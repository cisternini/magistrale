==> flow/design.v <==
module byte_adder (
   input        clk
  ,input        rst_n
  ,input        init
  ,input        in_valid
  ,input  [7:0] in
  ,output [7:0] out
);
  reg [7:0] previous_byte_reg;
  always_ff @ (posedge clk or negedge rst_n)
    if(!rst_n)
      previous_byte_reg <= '0;
    else if(init)
      previous_byte_reg <= 8'd3;
    else if(in_valid)
      previous_byte_reg <= in;
  assign out = in + previous_byte_reg;
endmodule
* From RTL to reports: byte_adder
Tool output for the design above, in the order of the flow.
Lines are those of the file above, counted from 1.
Cell names lack the library's common part.
Not given: -
- Design top :: byte_adder
- Clock input :: clk
- Library :: sky130hd
- Corner :: tt_025C_1v80

* Elaborated design
Yosys after proc, flatten, opt, wreduce and memory -nomap, before mapping. Memory bits, and registers merged into a memory's read port (data or address), are not among the register bits. Print and check cells are not counted. Equal cells are merged and count once.
- $add $sub $neg :: 1
- Multiplexer cells :: 2
- Reductions and logical operators :: 1
** Operators with widths (number)
- two-way mux 8 bit :: 2
- adder 8 bit :: 1
- nonzero test 2 bit :: 1
- Register bits after elaboration :: 8
- Input bits :: 12

* Logic depth
Depth = most cells in a row (Yosys ltp): at word level without a register or memory, in the mapped netlist without a sequential cell, where the memories' decode and read muxes count.
- Depth in word-level cells :: 2
- ABC_AREA :: 0
- Depth in mapped cells :: 6

* After synthesis
The flow's flattened synthesis, as Yosys stat reports it; memories are mapped. The netlist is that of the ABC_AREA named above (0 if unset); the other value can give another one.
The area totals of this step are shown rounded.
- Standard cells after synthesis :: 68
- Mapped area :: 0.0006481 mm²
- Sequential part of the area :: 0.0002002 mm²
- Flip-flops :: 8
** Cell types
- dfrtp_1 :: number 8, total area 200.192 µm²
- ha_1 :: number 7, total area 87.584 µm²
- mux2i_1 :: number 7, total area 70.067 µm²
- o211ai_1 :: number 4, total area 30.029 µm²
- nor2_1 :: number 7, total area 26.275 µm²
- a21oi_1 :: number 5, total area 25.024 µm²
- inv_1 :: number 6, total area 22.522 µm²
- fa_1 :: number 1, total area 20.019 µm²
- xnor2_1 :: number 2, total area 17.517 µm²
- xor2_1 :: number 2, total area 17.517 µm²
- nor2b_4 :: number 1, total area 13.763 µm²
- nand2_1 :: number 3, total area 11.261 µm²
- o21ai_0 :: number 2, total area 10.01 µm²
- a221oi_1 :: number 1, total area 8.758 µm²
- o2bb2ai_1 :: number 1, total area 8.758 µm²
- o311ai_0 :: number 1, total area 8.758 µm²
- o311ai_1 :: number 1, total area 8.758 µm²
- o31a_1 :: number 1, total area 8.758 µm²
Not listed: further types 8, cells in them 8.

* Worst setup path after synthesis
Path of least setup slack by OpenSTA after synthesis, without wires, with an ideal clock, recovery checks aside; 20% of the period is set as input and as output delay. Where synthesis merged equal registers, the netlist keeps one of their names.
- Path type :: input -> output
- Start :: in in[0]
- End :: out out[6]
- Period :: 3400 ps
- External input delay :: 680 ps
- Arrival :: 1884 ps
- Path slack :: 836 ps
- Path delay :: 1204 ps
- Stages on the path :: 6
- Path buffers :: 0
- Period reached after synthesis :: 2564 ps
"path delay" is the arrival time less input delay plus setup time.
A path that ends at an output port has no setup time.
"stages on the path": output pins that drive a net of the path, with the launching flip-flop's if there is one; two outputs of one cell count as two.
"period reached after synthesis" is the clock period less the worst setup slack; recovery checks do not enter. This is arithmetic on one report: input and output delays are still those of the set period (20% each).
The rows between start and end are the longest chain of elaborated cells between them; the timing report does not say that the signal goes this way. Where chains are equally long, one stands for them.
A line is the first line of the expression or statement that the cell stems from. Yosys adds cells for indexed reads and writes and turns some case tables into memories.
- Cell sequence :: ha_1 inv_1 fa_1 nor2b_4 o31a_1 o311ai_1
- Cells in the longest elaborated chain :: 1
** RTL lines, path after synthesis
- start, declared :: line 6 : ,input  [7:0] in
- adder 8 bit :: line 17 : assign out = in + previous_byte_reg;
- end, declared :: line 7 : ,output [7:0] out

* Path in the finished layout
Path of least setup slack in the final report of run 1 (OpenROAD, finished layout, wires in). Where an end is a register, its clock arrival counts in the times.
The path's times are printed in steps of 10 ps; the period is the one set.
- Path type :: input -> output
- Start :: in in[3]
- End :: out out[7]
- Period :: 3400 ps
- External input delay :: 680 ps
- Arrival :: 2540 ps
- Path slack :: 180 ps
- Stages on the path :: 6
- Path buffers :: 2
The rows between start and end are the longest chain of elaborated cells between them; the timing report does not say that the signal goes this way. Where chains are equally long, one stands for them.
- Cell sequence :: clkdlybuf4s50_1 ha_2 o211ai_1 o211ai_1 o2bb2ai_1 clkdlybuf4s50_1
- Cells in the longest elaborated chain :: 1
** RTL lines, path post-layout
- start, declared :: line 6 : ,input  [7:0] in
- adder 8 bit :: line 17 : assign out = in + previous_byte_reg;
- end, declared :: line 7 : ,output [7:0] out

Memo
Re: implementation data of byte_adder

Top module byte_adder; platform sky130hd; tools Yosys and OpenROAD; 2 stored runs in no particular order. Input and output delays are each 20% of the period that was set; the output load is 0.01 pF.
"worst path time" means the part of the period allowed to the worst setup path (the constraints hold back 20% at inputs and 20% at outputs) less its slack; where the path has registers, the arrival times of their clocks count too.
"total power after layout" rests on the timing tool's default activity at the inputs, not on a simulated workload.
"worst path time" is given in steps of 10 ps.
The results are shown rounded.

* Run 1
** Files
==> flow/run.sh <==
#!/bin/bash
# the make line also repeats the synthesis and layout settings of config.mk as NAME=value (left out here)
make -C /OpenROAD-flow-scripts/flow DESIGN_CONFIG=/design/flow/config.mk WORK_HOME=/design/flow/orfs CLKGATE_MAP_FILE= finish
==> flow/config.mk <==
export PLATFORM = sky130hd
export DESIGN_NAME = byte_adder
export DESIGN_NICKNAME = byte_adder
export VERILOG_FILES = /design/flow/design.v
export SDC_FILE = /design/flow/constraint.sdc
export NUM_CORES = 4
export LEC_CHECK = 0
export CAP_MARGIN = 20
export CORE_MARGIN = 2
export CORE_UTILIZATION = 63
export CTS_CLUSTER_DIAMETER = 176
export CTS_CLUSTER_SIZE = 12
export GPL_ROUTABILITY_DRIVEN = 1
export GPL_TIMING_DRIVEN = 0
export MAX_ROUTING_LAYER = met4
export MIN_ROUTING_LAYER = met1
export PLACE_DENSITY = 0.84
export SETUP_SLACK_MARGIN = 0.18
export SLEW_MARGIN = 40
==> flow/constraint.sdc <==
create_clock -name core_clock -period 3.4 [get_ports {clk}]
set_input_delay 0.6800 -clock core_clock [delete_from_list [all_inputs] [get_ports {clk}]]
set_output_delay 0.6800 -clock core_clock [all_outputs]
set_load 0.01 [all_outputs]
** Results
- Standard-cell area of the final layout :: 0.0008946 mm²
- Final worst hold slack :: 575 ps
- Total power after layout :: 0.2941 mW
- Die area :: 0.001301 mm²
- Worst path time :: 1860 ps
- Critical path kind :: input -> output
- Final design utilization :: 0.942
- Mapped cell area after synthesis :: 0.0006481 mm²
- Setup slack of the worst path :: 184 ps

* Run 2
** Files
==> flow/run.sh <==
#!/bin/bash
# the make line also repeats the synthesis and layout settings of config.mk as NAME=value (left out here)
make -C /OpenROAD-flow-scripts/flow DESIGN_CONFIG=/design/flow/config.mk WORK_HOME=/design/flow/orfs CLKGATE_MAP_FILE= finish
==> flow/config.mk <==
export PLATFORM = sky130hd
export DESIGN_NAME = byte_adder
export DESIGN_NICKNAME = byte_adder
export VERILOG_FILES = /design/flow/design.v
export SDC_FILE = /design/flow/constraint.sdc
export NUM_CORES = 4
export LEC_CHECK = 0
export CAP_MARGIN = 40
export CELL_PAD_IN_SITES_DETAIL_PLACEMENT = 0
export CORE_MARGIN = 2
export CORE_UTILIZATION = 34
export GPL_ROUTABILITY_DRIVEN = 1
export GPL_TIMING_DRIVEN = 1
export MAX_ROUTING_LAYER = met4
export PLACE_DENSITY_LB_ADDON = 0.2
export SETUP_SLACK_MARGIN = 0.57
export SLEW_MARGIN = 20
==> flow/constraint.sdc <==
create_clock -name core_clock -period 3.79 [get_ports {clk}]
set_input_delay 0.7580 -clock core_clock [delete_from_list [all_inputs] [get_ports {clk}]]
set_output_delay 0.7580 -clock core_clock [all_outputs]
set_load 0.01 [all_outputs]
** Results
- Standard-cell area of the final layout :: 0.0009634 mm²
- Final worst hold slack :: 522 ps
- Total power after layout :: 0.2788 mW
- Die area :: 0.002271 mm²
- Worst path time :: 1620 ps
- Critical path kind :: input -> output
- Final design utilization :: 0.546
- Mapped cell area after synthesis :: 0.0006481 mm²
- Setup slack of the worst path :: 653 ps
